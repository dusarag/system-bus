==> flow/design.v <==
module master(
    input logic clk,
    input logic rst_n,
    output logic breq,
    input logic bgrant,
    output logic mode,
    output logic [15:0] addr,
    output logic [7:0] wdata,
    input logic [7:0] rdata,
    output logic valid,
    input logic ready,
    input logic [15:0] U_addr,
    input logic [7:0] U_wdata,
    output logic [7:0] U_rdata,
    input logic U_mode,
    input logic U_start,
    output logic [2:0] state_show
);
    enum logic [2:0] {IDLE, REQ , ADDR , WRITE, READ} state, next_state;
    reg [15:0] addr_reg;
    reg [7:0] wdata_reg;
    reg [7:0] rdata_reg;
    reg valid_reg;
    reg mode_reg;
    reg breq_reg;
    reg [3:0] count_reg;
    always_comb begin :NEXT_LOGIC_STATE
        case(state)
            IDLE: next_state = U_start ? REQ : IDLE;
            REQ: next_state = bgrant ? ADDR : REQ;
            ADDR: next_state = mode_reg ? WRITE : READ;
            WRITE: next_state = ready ? IDLE : WRITE;
            READ: next_state = ready ? IDLE : READ;
            default: next_state = IDLE;
        endcase
    end
    always_ff @(posedge clk ) begin : STATE_SEQUENCER
        state <= !rst_n ? IDLE : next_state;
    end
    always_ff @(posedge clk ) begin : REG_LOGIC
        if(!rst_n) begin
            addr_reg <= 0;
            wdata_reg <= 0;
            valid_reg <= 0;
            mode_reg <= 0;
            breq_reg <= 0;
        end
        else begin
            case(state)
                IDLE: begin
                    addr_reg <= 0;
                    wdata_reg <= 0;
                    valid_reg <= 0;
                    mode_reg <= 0;
                    breq_reg <= 0;
                    state_show <= 3'b000;
                end
                REQ: begin
                    addr_reg <= U_addr;
                    wdata_reg <= U_wdata;
                    valid_reg <= 0;
                    mode_reg <= U_mode;
                    breq_reg <= 1;
                    state_show <= 3'b001;
                end
                ADDR: begin
                    valid_reg <= 1;
                    state_show <= 3'b010;
                end
                WRITE: begin
                    state_show <= 3'b011;
                end
                READ: begin
                    state_show <= 3'b100;
                    rdata_reg <= rdata;
                end
                default: begin
                    addr_reg <= 0;
                    wdata_reg <= 0;
                    valid_reg <= 0;
                    mode_reg <= 0;
                    breq_reg <= 0;
                end
            endcase
        end
    end
    assign addr = addr_reg;
    assign wdata = wdata_reg;
    assign valid = valid_reg;
    assign mode = mode_reg;
    assign breq = breq_reg;
    assign U_rdata = rdata_reg;
endmodule
# Step by step through the tools: master

What the tools print for master, step after step.
Line numbers count from 1 in the design file above.
Cell names lack the library's common part.
Not given: -

Top module: master
Clock: clk
Cell library: sky130hd
Timing corner: tt_025C_1v80

# After elaboration

Counts by Yosys on the flattened word-level netlist (proc, flatten, opt, wreduce; memories kept). Register bits leave out memories and registers merged into their read ports (data or address). Print and check cells are left out. Cells with the same type and inputs are merged into one.

Register bits after elaboration: 41
Input bits: 38
Output and inout port bits: 38
Cells after elaboration: 30

Equal/unequal tests: 4
Multiplexer cells: 12
Reductions and logical operators: 6

Operators by type and width:

| operator                                                         | number |
| 16-bit parallel mux with 2-bit select                            | 1 |
| 3-bit parallel mux with 5-bit select                             | 2 |
| 8-bit parallel mux with 2-bit select                             | 1 |
| 3-bit by 2-bit == test with 1-bit output (second input constant) | 2 |
| 3-bit 2-to-1 mux                                                 | 2 |
| 1-bit parallel mux with 2-bit select                             | 3 |
| 5-bit nonzero test                                               | 1 |
| 2-bit AND reduction                                              | 2 |
| 2-bit 2-to-1 mux                                                 | 2 |
| 3-bit by 1-bit == test with 1-bit output (second input constant) | 1 |
| 3-bit == test (second input constant)                            | 1 |
| 3-bit zero test                                                  | 1 |
| 3-bit OR reduction                                               | 1 |
| 2-bit OR reduction                                               | 1 |
| 1-bit 2-to-1 mux                                                 | 1 |

# Logic depth

Depth = most cells in a row (Yosys ltp): at word level without a register or memory, in the mapped netlist without a sequential cell, where the memories' decode and read muxes count.

Depth in word-level cells: 3
ABC_AREA: 0
Depth in mapped cells: 4

# After synthesis

Source: synth_stat.txt of the flow (Yosys; design flattened, memories mapped). It holds for the ABC_AREA given above (unset counts as 0); a run with the other value may have another netlist.

Cells in the netlist: 157
Chip area (Yosys): 1,701.6 sq um
Mapped flip-flops: 43

Cells by type:

| cell     | number | area in all (sq um) |
| dfxtp_1  | 32     | 640.614 |
| edfxtp_1 | 11     | 330.317 |
| mux2i_1  | 26     | 260.25 |
| nand3_1  | 26     | 130.125 |
| nand2_1  | 29     | 108.854 |
| buf_12   | 2      | 40.038 |
| a21boi_0 | 5      | 37.536 |
| buf_2    | 5      | 25.024 |
| clkbuf_1 | 5      | 18.768 |
| nand2b_1 | 3      | 18.768 |
| or2b_1   | 2      | 15.014 |
| or2_2    | 2      | 12.512 |
| buf_6    | 1      | 11.261 |
| nor3_2   | 1      | 10.01 |
| o21ai_0  | 2      | 10.01 |
| or3b_1   | 1      | 8.758 |
| buf_4    | 1      | 7.507 |
| and2_1   | 1      | 6.256 |

Other cell types: 2; their cells: 2.

# Worst setup path after synthesis

OpenSTA on the mapped netlist: ideal clock, no wires. The path of least setup slack (recovery checks aside). Input and output delay are each 20% of the period. Register names are those of the netlist, which keeps one name where synthesis merged equal registers.

Kind: register -> register
Start: register state
End: register state_show[0]
Clock period: 1,430 ps
Setup time: 347 ps
Arrival: 1,021 ps
Data required time: 1,083 ps
Slack: 61 ps
Delay of the path: 1,368 ps
Driving pins on the path: 5
Synthesis period reached: 1,369 ps

"delay of the path" = arrival - input delay + setup time.
"driving pins on the path" counts driving pins, that of a launching flip-flop among them; a cell with two outputs on the path counts twice.
"synthesis period reached" = period - worst setup slack (recovery checks aside). The figure is calculated, with input and output delays left at 20% of the set period.
An end named without its bit number is one bit of that signal or, where synthesis recoded a state register, one of its new flip-flops.
A register here has more assigning lines than the two given.

Cell sequence: dfxtp_1 -> nor3_2 -> buf_6 -> buf_12 -> a21boi_0

RTL lines, path post-synthesis:

| element         | RTL line | source |
| start, declared | 19       | `enum logic [2:0] {IDLE, REQ , ADDR , WRITE, READ} state, next_state;` |
| start, assigned | 38       | `state <= !rst_n ? IDLE : next_state;` |
| end, assigned   | 56       | `state_show <= 3'b000;` |
| end, assigned   | 64       | `state_show <= 3'b001;` |
| end, declared   | 17       | `output logic [2:0] state_show` |

Chain of elaborated cells between the ends: none given.

# Timing after layout

Path of least setup slack in the final report of flow run A (OpenROAD, finished layout, wires in). Where an end is a register, its clock arrival counts in the times.
The report prints the path's times to 10 ps; the period is as set.

Kind: register -> register
Start: register state
End: register wdata_reg[6]
Clock period: 1,370 ps
Setup time: 70 ps
Arrival: 1,350 ps
Data required time: 1,590 ps
Slack: 240 ps
Driving pins on the path: 5

An end named without its bit number is one bit of that signal or, where synthesis recoded a state register, one of its new flip-flops.
Between the ends stands the longest chain of elaborated cells between them, by number of cells; it is not shown to be the way that was timed. Of several equally long chains one is given.
A line is the first line of the expression or statement that the cell stems from. Yosys adds cells for indexed reads and writes and turns some case tables into memories.
A register here has more assigning lines than the two given.

Cell sequence: dfxtp_4 -> nor3_4 -> buf_6 -> clkbuf_16 -> mux2i_1
Length of the longest elaborated chain: 3

RTL lines, path post-layout:

| element                              | RTL line | source |
| start, declared                      | 19       | `enum logic [2:0] {IDLE, REQ , ADDR , WRITE, READ} state, next_state;` |
| start, assigned                      | 38       | `state <= !rst_n ? IDLE : next_state;` |
| 3-bit == test                        | 49       | `case(state)` |
| 3-bit OR reduction                   | -        |  |
| 8-bit parallel mux with 2-bit select | 49       |  |
| end, assigned                        | 52       | `wdata_reg <= 0;` |
| end, assigned                        | 60       | `wdata_reg <= U_wdata;` |
| end, declared                        | 21       | `reg [7:0] wdata_reg;` |

Data sheet: physical implementation of master

Stored flow runs of master (2 of them; Yosys, OpenROAD, sky130hd). They differ in their settings and are not a sequence. Constraints: input delay and output delay 20% of the set period each, output load 0.01 pF.
"achieved clock period" = clock period - worst setup slack. The figure is calculated, with input and output delays left at 20% of the set period.
"total design power": no workload was simulated; the value follows from the tool's default switching activity.

## Flow run A

==> flow/run.sh <==
#!/bin/bash
# the make line also repeats the synthesis and layout settings of config.mk as NAME=value (left out here)
make -C /OpenROAD-flow-scripts/flow DESIGN_CONFIG=/design/flow/config.mk WORK_HOME=/design/flow/orfs CLKGATE_MAP_FILE= finish
==> flow/config.mk <==
export PLATFORM = sky130hd
export DESIGN_NAME = master
export DESIGN_NICKNAME = master
export VERILOG_FILES = /design/flow/design.v
export SDC_FILE = /design/flow/constraint.sdc
export NUM_CORES = 4
export LEC_CHECK = 0
export CAP_MARGIN = 20
export CORE_MARGIN = 2
export CORE_UTILIZATION = 40
export SETUP_SLACK_MARGIN = 0.21
export SLEW_MARGIN = 20
==> flow/constraint.sdc <==
create_clock -name core_clock -period 1.37 [get_ports {clk}]
set_input_delay 0.2740 -clock core_clock [delete_from_list [all_inputs] [get_ports {clk}]]
set_output_delay 0.2740 -clock core_clock [all_outputs]
set_load 0.01 [all_outputs]

| result of flow run A | value |
|---|---|
| total design power | 2.648 mW |
| chip area in the Yosys report | 1,701.6 sq um |
| achieved clock period | 1,132 ps |
| die area | 4,792.1 sq um |
| standard-cell area after layout | 2,553.7 sq um |
| final setup TNS | 0 ps |
| utilization after layout | 0.629 |
| worst setup slack after layout | 238 ps |

## Flow run B

==> flow/run.sh <==
#!/bin/bash
# the make line also repeats the synthesis and layout settings of config.mk as NAME=value (left out here)
make -C /OpenROAD-flow-scripts/flow DESIGN_CONFIG=/design/flow/config.mk WORK_HOME=/design/flow/orfs CLKGATE_MAP_FILE= finish
==> flow/config.mk <==
export PLATFORM = sky130hd
export DESIGN_NAME = master
export DESIGN_NICKNAME = master
export VERILOG_FILES = /design/flow/design.v
export SDC_FILE = /design/flow/constraint.sdc
export NUM_CORES = 4
export LEC_CHECK = 0
export ABC_AREA = 0
export CAP_MARGIN = 20
export CELL_PAD_IN_SITES_GLOBAL_PLACEMENT = 3
export CORE_MARGIN = 3
export CORE_UTILIZATION = 30
export GPL_TIMING_DRIVEN = 1
export SETUP_SLACK_MARGIN = 0.49
export SLEW_MARGIN = 40
export TNS_END_PERCENT = 40
==> flow/constraint.sdc <==
create_clock -name core_clock -period 2.26 [get_ports {clk}]
set_input_delay 0.4520 -clock core_clock [delete_from_list [all_inputs] [get_ports {clk}]]
set_output_delay 0.4520 -clock core_clock [all_outputs]
set_load 0.01 [all_outputs]

| result of flow run B | value |
|---|---|
| standard-cell area after layout | 2,552.4 sq um |
| final setup TNS | 0 ps |
| chip area in the Yosys report | 1,701.6 sq um |
| die area | 6,612.1 sq um |
| worst setup slack after layout | 581 ps |
| utilization after layout | 0.481 |
| achieved clock period | 1,679 ps |
| total design power | 1.489 mW |
